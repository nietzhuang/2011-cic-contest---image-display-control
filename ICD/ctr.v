==> flow/design.v <==
module ctr(
  input clk,
  input reset,
  input write,
  output reg load,
  output reg IROM_EN,
  output reg IRB_RW,
  output reg busy,
  output done
);
  reg [5:0] cnt;    
  reg done_flag;
  reg [2:0] cstate, nstate; 
  parameter LorD = 3'b000, CMD = 3'b001, PROC = 3'b010, WRITE = 3'b011, WAIT = 3'b100, IDLE = 3'b101;
  assign done = done_flag;  
  always@(posedge clk)begin
    if(reset)
      cstate <= IDLE;
    else
      cstate <= nstate;  
  end
  always@(posedge clk)begin
    if(reset||(cstate == CMD)||(cstate == PROC))
      cnt <= 6'd0;
    else if((cstate == LorD)||(cstate == WRITE))
      cnt <= cnt + 1;
  end
  always@(posedge clk)begin
    if(reset)
      done_flag <= 1'b0;
    else if(write && (cnt == 'd63))
      done_flag <= 1'b1;
  end
  always@*begin
    case(cstate)
      IDLE:nstate = LorD;            
      LorD:begin
        if(cnt == 'd63)
          nstate = WAIT;
        else
          nstate = LorD;
      end
      WAIT:nstate = CMD;
      CMD:begin
        if(write)
          nstate = WRITE;
        else
          nstate = PROC;        
      end
      PROC:begin 
        if(write)
          nstate = WRITE;
        else
          nstate = CMD;        
      end
      WRITE:begin
        if(cnt == 'd63)
          nstate = LorD;
        else
          nstate = WRITE;
      end
      default:nstate = LorD;          
    endcase
  end
  always@*begin
    case(cstate)
      IDLE:begin
        load = 1'b0;
        IROM_EN = 1'b0;
        busy = 1'b1;
        IRB_RW = 1'b1;
      end
      LorD:begin
        load = 1'b1;
        IROM_EN = 1'b0;
        busy = 1'b1;
        IRB_RW = 1'b1;
      end
      WAIT:begin
        load = 1'b0;
        IROM_EN = 1'b0;
        busy = 1'b1;
        IRB_RW = 1'b1;
      end
      CMD:begin
        load = 1'b0;
        IROM_EN = 1'b1;
        busy = 1'b0; 
        IRB_RW = 1'b1;        
      end
      PROC:begin
        load = 1'b0;
        IROM_EN = 1'b1;
        busy = 1'b1;      
        IRB_RW = 1'b1;
      end
      WRITE:begin
        load = 1'b0;
        IROM_EN = 1'b1;
        busy = 1'b1;
        IRB_RW = 1'b0;
      end
      default:begin
        load = 1'b0;
        IROM_EN = 1'b1;
        busy = 1'b0;
        IRB_RW = 1'b1;
      end
    endcase
  end
endmodule
From RTL to reports: ctr --
Tool output for the design above, in the order of the flow. Line numbers count from 1 in the design file above. Operators carry their Yosys type and port widths (W data, S select, Z words). The mark n/a stands for no value.
Inputs: top ctr, clock port clk, standard-cell library sky130hd, library corner tt_025C_1v80

After elaboration --
Source: Yosys, flattened and elaborated, memories not mapped. Widths are those after wreduce; folded enables and synchronous resets count as part of the registers. Registers that Yosys merges into a memory's read port (data or address) are not register bits. Print and check cells do not count. Equal cells are merged and count once.
Word-level totals: bits in registers 10, input port bits 3, word-level cells 26, output and inout bits 5
Operators by class: muxes and demuxes 9, reductions and logical operators 7, $add $sub $neg 1, equality and inequality tests 6
Operator list (number):
- $pmux W3 S5 | 1
- $eq A3 B2 Y1 const B | 2
- $eq A3 B3 Y1 const B | 2
- $add A6 B1 Y6 const B | 1
- $eq A6 B6 Y1 const B | 1
- $reduce_or A5 Y1 | 1
- $mux W1 | 5
- $mux W2 | 2
- $logic_or A1 B1 Y1 | 3
- $eq A3 B1 Y1 const B | 1
- $logic_not A3 Y1 | 1
- $reduce_or A3 Y1 | 1
- $mux W3 | 1
- $logic_and A1 B1 Y1 | 1

Longest topological paths --
Longest topological path by Yosys (ltp), each cell counted once; first at word level (registers and memories cut), then after technology mapping (sequential cells cut; the memories' decode and read muxes count).
Depth: depth after elaboration 3, ABC_AREA 0, depth in mapped cells 4, depth with buffers taken out 4

Netlist --
The flow's flattened synthesis, as Yosys stat reports it; memories are mapped. The netlist is that of the ABC_AREA named above (0 if unset); the other value can give another one.
Cells by type:
- sky130_fd_sc_hd__dfxtp_1 | number 13, area in all 260.25 um^2
- sky130_fd_sc_hd__xor2_1 | number 4, area in all 35.034 um^2
- sky130_fd_sc_hd__nor2_1 | number 8, area in all 30.029 um^2
- sky130_fd_sc_hd__o21ai_0 | number 6, area in all 30.029 um^2
- sky130_fd_sc_hd__a21oi_1 | number 5, area in all 25.024 um^2
- sky130_fd_sc_hd__a41oi_1 | number 2, area in all 17.517 um^2
- sky130_fd_sc_hd__o2111ai_1 | number 2, area in all 17.517 um^2
- sky130_fd_sc_hd__ha_1 | number 1, area in all 12.512 um^2
- sky130_fd_sc_hd__or3_1 | number 2, area in all 12.512 um^2
- sky130_fd_sc_hd__inv_1 | number 3, area in all 11.261 um^2
- sky130_fd_sc_hd__nand2_1 | number 3, area in all 11.261 um^2
- sky130_fd_sc_hd__buf_2 | number 2, area in all 10.01 um^2
- sky130_fd_sc_hd__nand3_2 | number 1, area in all 10.01 um^2
- sky130_fd_sc_hd__and3_2 | number 1, area in all 7.507 um^2
- sky130_fd_sc_hd__nor3b_1 | number 1, area in all 7.507 um^2
- sky130_fd_sc_hd__o211ai_1 | number 1, area in all 7.507 um^2
- sky130_fd_sc_hd__nor4_1 | number 1, area in all 6.256 um^2
- sky130_fd_sc_hd__nor3_1 | number 1, area in all 5.005 um^2
- sky130_fd_sc_hd__clkbuf_1 | number 1, area in all 3.754 um^2
Synthesis totals: cells in the netlist 58, sequential part of the area 260.2 um^2, buffer cells 3, mapped area 520.5 um^2, mapped flip-flops 13

Path before layout --
Source: OpenSTA report_checks on the synthesized netlist (no wires, ideal clock, input and output delay 20% of the period each), path of least setup slack; recovery checks are left aside. Register names are those of the netlist, which keeps one name where synthesis merged equal registers.
Timing after synthesis: path kind register -> output, from reg cstate, to out busy, stages on the path 4, delay of the path 1.009 ns, required time 1.152 ns, path buffers 1, time at the first pin 0.000 ns, path slack 0.143 ns, output delay 0.288 ns, clock period 1.44 ns, arrival time 1.009 ns, period reached after synthesis 1.297 ns
"delay of the path" = arrival - input delay + setup time. At an output port there is no setup time. "stages on the path": output pins that drive a net of the path, with the launching flip-flop's if there is one; two outputs of one cell count as two. "period reached after synthesis" is the clock period less the worst setup slack; recovery checks do not enter. This is arithmetic on one report: input and output delays are still those of the set period (20% each). Where an end lacks its bit number, it is one bit of the signal, or one of the new flip-flops if synthesis recoded a state register.
On the way, after synthesis: cells stage by stage sky130_fd_sc_hd__dfxtp_1 -> sky130_fd_sc_hd__buf_2 -> sky130_fd_sc_hd__nor3_1 -> sky130_fd_sc_hd__nand2_1
Ends and longest elaborated chain, after synthesis:
- start, declared | line 13 | reg [2:0] cstate, nstate;
- start, assigned | line 18 | cstate <= IDLE;
- start, assigned | line 20 | cstate <= nstate;
- end, declared | line 8 | output reg busy,
Chain of elaborated cells between the ends: none given.

Timing after layout --
From the final timing report of job 2: the path of least setup slack in the routed layout; clock arrival at registers is part of the times.
Timing after layout: path kind register -> output, from reg cstate, to out busy, clock period 1.26 ns, time at the first pin 0.27 ns, arrival time 1.01 ns, output delay 0.25 ns, required time 1.01 ns, stages on the path 4, path buffers 1, path slack 0.00 ns
Where an end lacks its bit number, it is one bit of the signal, or one of the new flip-flops if synthesis recoded a state register.
On the way, after layout: cells stage by stage sky130_fd_sc_hd__dfxtp_2 -> sky130_fd_sc_hd__nor3_4 -> sky130_fd_sc_hd__nand2_2 -> sky130_fd_sc_hd__buf_6
Ends and longest elaborated chain, after layout:
- start, declared | line 13 | reg [2:0] cstate, nstate;
- start, assigned | line 18 | cstate <= IDLE;
- start, assigned | line 20 | cstate <= nstate;
- end, declared | line 8 | output reg busy,
Chain of elaborated cells between the ends: none given.

## Implementation results

Flow measurements of ctr on sky130hd: 2 stored runs with different settings, listed in no order. Input and output delays are each 20% of the period that was set; the output load is 0.01 pF.
"achieved period" is the run's clock period less its worst setup slack. It is reckoned from that one timing run; input and output delays stay at 20% of the period that was set.
"time used up by the worst setup path" = time allowed to the worst setup path (clock period - input delay - output delay, where it has them) - its slack; a late launch clock adds to it, a late capture clock takes from it.

* Job 1 | settings: period_ns 0.954; CORE_UTILIZATION 68; PLACE_DENSITY 0.46; HOLD_SLACK_MARGIN 0.03; TNS_END_PERCENT 55; ABC_AREA 1; GPL_TIMING_DRIVEN 0; CTS_CLUSTER_SIZE 33; SLEW_MARGIN 35; CAP_MARGIN 20; CORE_MARGIN 2 | not finished: floorplanning ended with error PDN-0185
* Job 2 | settings: period_ns 1.26; SETUP_SLACK_MARGIN 0.29; CAP_MARGIN 20; CORE_MARGIN 2; CORE_UTILIZATION 40; SLEW_MARGIN 20 | results: area of the die 1605.6 um^2; setup slack of the critical path 0.003 ns; achieved period 1.257 ns; synthesis area 520.5 um^2; time used up by the worst setup path 1.01 ns; critical path type register -> output; total negative slack on setup checks 0.000 ns; standard-cell area after layout 805.8 um^2
